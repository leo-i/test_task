==> flow/design.v <==
`timescale 1ns / 1ps
module GPI_Status(
    input       clk,
    input       reset,
    input       GPI_status,  
    input       Fx3_ready,    
    output      value_from_usb,
    output reg  valid,
    output      USB_cabel_connection  
);
assign value_from_usb = GPI_status;
assign USB_cabel_connection = (state == WAIT_DISCONNECT);
reg [1:0] state;
localparam IDLE             = 2'h0;
localparam KEEP_1           = 2'h1;
localparam WRITE_TO_REG     = 2'h2;
localparam WAIT_DISCONNECT  = 2'h3;
reg [11:0] delay; 
always@(negedge clk) begin
    if (reset) begin
        state <= IDLE;      
    end else begin
        case(state)
            IDLE: begin
                if(Fx3_ready) begin
                    state <= KEEP_1;
                end else begin
                  valid <= 0;
                  delay <= 0;
                end
            end
            KEEP_1: begin  
                if (Fx3_ready)
                    if (delay > 12'hFA0) begin
                        delay <= 12'h0;
                        state <= WRITE_TO_REG;
                    end else
                        delay <= delay + 1;
                else
                    state <= IDLE;
            end
            WRITE_TO_REG: begin
                valid <= 1'b1;
                state <= WAIT_DISCONNECT;
            end
            WAIT_DISCONNECT: begin
                valid <= 1'b0;
                if (!Fx3_ready)
                    state <= IDLE;
            end
        endcase
    end
end
endmodule
# ---- Reports on GPI_Status
# The steps from the RTL of GPI_Status to its reports follow in flow order.
# Line numbers count from 1 in the design file above.
# The mark -- stands for no value.
dict set report inputs {
  design {GPI_Status}
  clk_port {clk}
  cell_library {sky130hd}
  lib_corner {tt_025C_1v80}
}

# ---- Word-level counts
# Counts by Yosys on the flattened word-level netlist (proc, flatten, opt, wreduce; memories kept). Register bits leave out memories and registers merged into their read ports (data or address). Print and check cells are left out. Cells with the same type and inputs are merged into one.
dict set report word_totals {
  ff_bits 15
  wordCells 32
}
dict set report op_classes {
  n_addsub 1
  compare 1
  n_eq 8
  n_mux 11
  n_logic 1
  reduce_logical 7
}
# op count
set op_table {}
lappend op_table {{12-bit two-way mux} 3}
lappend op_table {{12-bit case mux with 2-bit select} 1}
lappend op_table {{12-bit by 1-bit adder with 12-bit output (second input constant)} 1}
lappend op_table {{12-bit > comparator (second input constant)} 1}
lappend op_table {{2-bit != test (second input constant)} 4}
lappend op_table {{4-bit AND reduction} 2}
lappend op_table {{2-bit case mux with 4-bit select} 1}
lappend op_table {{2-bit two-way mux} 4}
lappend op_table {{2-bit == test (second input constant)} 2}
lappend op_table {{4-bit nonzero test} 1}
lappend op_table {{3-bit != test (second input constant)} 1}
lappend op_table {{3-bit AND reduction} 1}
lappend op_table {{3-bit nonzero test} 1}
lappend op_table {{1-bit case mux with 3-bit select} 1}
lappend op_table {{2-bit by 1-bit == test with 1-bit output (second input constant)} 1}
lappend op_table {{2-bit zero test} 1}
lappend op_table {{2-bit nonzero test} 1}
lappend op_table {{1-bit NOT} 1}
lappend op_table {{1-bit two-way mux} 1}

# ---- Longest topological paths
# Longest topological path by Yosys (ltp), each cell counted once; first at word level (registers and memories cut), then after technology mapping (sequential cells cut; the memories' decode and read muxes count).
dict set report depth {
  ltp_word 4
  ABC_AREA 0
  depth_mapped 6
  depth_no_buf 5
}

# ---- Mapped cells and area
# The flow's flattened synthesis, as Yosys stat reports it; memories are mapped. The netlist is that of the ABC_AREA named above (0 if unset); the other value can give another one.
# Totals and module areas in this step are rounded.
dict set report mapped {
  cells 87
  yosys_area_um2 940
  seqArea_um2 470
  ffs 17
}
# type count area_total_um2
set by_type {}
lappend by_type {sky130_fd_sc_hd__edfxtp_1 13 390.374}
lappend by_type {sky130_fd_sc_hd__a211oi_2 7 87.584}
lappend by_type {sky130_fd_sc_hd__dfxtp_1 4 80.077}
lappend by_type {sky130_fd_sc_hd__nor3_1 6 30.029}
lappend by_type {sky130_fd_sc_hd__o21ai_0 6 30.029}
lappend by_type {sky130_fd_sc_hd__nand2_1 7 26.275}
lappend by_type {sky130_fd_sc_hd__ha_1 2 25.024}
lappend by_type {sky130_fd_sc_hd__or3_1 4 25.024}
lappend by_type {sky130_fd_sc_hd__nor3b_1 3 22.522}
lappend by_type {sky130_fd_sc_hd__o31ai_1 3 22.522}
lappend by_type {sky130_fd_sc_hd__nand3_1 4 20.019}
lappend by_type {sky130_fd_sc_hd__inv_1 5 18.768}
lappend by_type {sky130_fd_sc_hd__nand4_1 3 18.768}
lappend by_type {sky130_fd_sc_hd__xor2_1 2 17.517}
lappend by_type {sky130_fd_sc_hd__buf_4 2 15.014}
lappend by_type {sky130_fd_sc_hd__or4_1 2 15.014}
lappend by_type {sky130_fd_sc_hd__and4bb_2 1 12.512}
lappend by_type {sky130_fd_sc_hd__nand4_2 1 12.512}
# Other cell types: 10; their cells: 12.

Memo
Re: implementation data of GPI_Status

Module GPI_Status, platform sky130hd: 2 stored runs of the flow (Yosys, OpenROAD) with differing settings, in no particular order. Input and output delays are each 20% of the period that was set; the output load is 0.01 pF.
"total_power_mw" rests on the timing tool's default activity at the inputs, not on a simulated workload.
Results are given in rounded form.

[flow] run 1: files
==> flow/run.sh <==
#!/bin/bash
# the make line also repeats the synthesis and layout settings of config.mk as NAME=value (left out here)
make -C /OpenROAD-flow-scripts/flow DESIGN_CONFIG=/design/flow/config.mk WORK_HOME=/design/flow/orfs CLKGATE_MAP_FILE= finish
==> flow/config.mk <==
export PLATFORM = sky130hd
export DESIGN_NAME = GPI_Status
export DESIGN_NICKNAME = GPI_Status
export VERILOG_FILES = /design/flow/design.v
export SDC_FILE = /design/flow/constraint.sdc
export NUM_CORES = 4
export LEC_CHECK = 0
export CAP_MARGIN = 20
export CELL_PAD_IN_SITES_DETAIL_PLACEMENT = 0
export CELL_PAD_IN_SITES_GLOBAL_PLACEMENT = 1
export CORE_MARGIN = 2
export CORE_UTILIZATION = 58
export CTS_CLUSTER_SIZE = 73
export GPL_ROUTABILITY_DRIVEN = 1
export GPL_TIMING_DRIVEN = 1
export MAX_ROUTING_LAYER = met4
export MIN_ROUTING_LAYER = met2
export PLACE_DENSITY_LB_ADDON = 0.25
export SLEW_MARGIN = 20
==> flow/constraint.sdc <==
create_clock -name core_clock -period 3.15 [get_ports {clk}]
set_input_delay 0.6300 -clock core_clock [delete_from_list [all_inputs] [get_ports {clk}]]
set_output_delay 0.6300 -clock core_clock [all_outputs]
set_load 0.01 [all_outputs]

[flow] run 1: metrics
[metrics] synth_area_um2 = 940
[metrics] dieArea_um2 = 1960
[metrics] post_route_stdcell_area_um2 = 1140
[metrics] util_pct = 75.7
[metrics] worst_setup_slack_ps = 86
[metrics] setupTns_ps = 0
[metrics] hold_ws_ps = 484
[metrics] total_power_mw = 0.514

[flow] run 2: files
==> flow/run.sh <==
#!/bin/bash
# the make line also repeats the synthesis and layout settings of config.mk as NAME=value (left out here)
make -C /OpenROAD-flow-scripts/flow DESIGN_CONFIG=/design/flow/config.mk WORK_HOME=/design/flow/orfs CLKGATE_MAP_FILE= finish
==> flow/config.mk <==
export PLATFORM = sky130hd
export DESIGN_NAME = GPI_Status
export DESIGN_NICKNAME = GPI_Status
export VERILOG_FILES = /design/flow/design.v
export SDC_FILE = /design/flow/constraint.sdc
export NUM_CORES = 4
export LEC_CHECK = 0
export CAP_MARGIN = 20
export CORE_MARGIN = 2
export CORE_UTILIZATION = 40
export SLEW_MARGIN = 20
==> flow/constraint.sdc <==
create_clock -name core_clock -period 4.74 [get_ports {clk}]
set_input_delay 0.9480 -clock core_clock [delete_from_list [all_inputs] [get_ports {clk}]]
set_output_delay 0.9480 -clock core_clock [all_outputs]
set_load 0.01 [all_outputs]

[flow] run 2: metrics
[metrics] synth_area_um2 = 940
[metrics] dieArea_um2 = 2750
[metrics] post_route_stdcell_area_um2 = 1090
[metrics] util_pct = 49.4
[metrics] worst_setup_slack_ps = 141
[metrics] setupTns_ps = 0
[metrics] hold_ws_ps = 465
[metrics] total_power_mw = 0.334
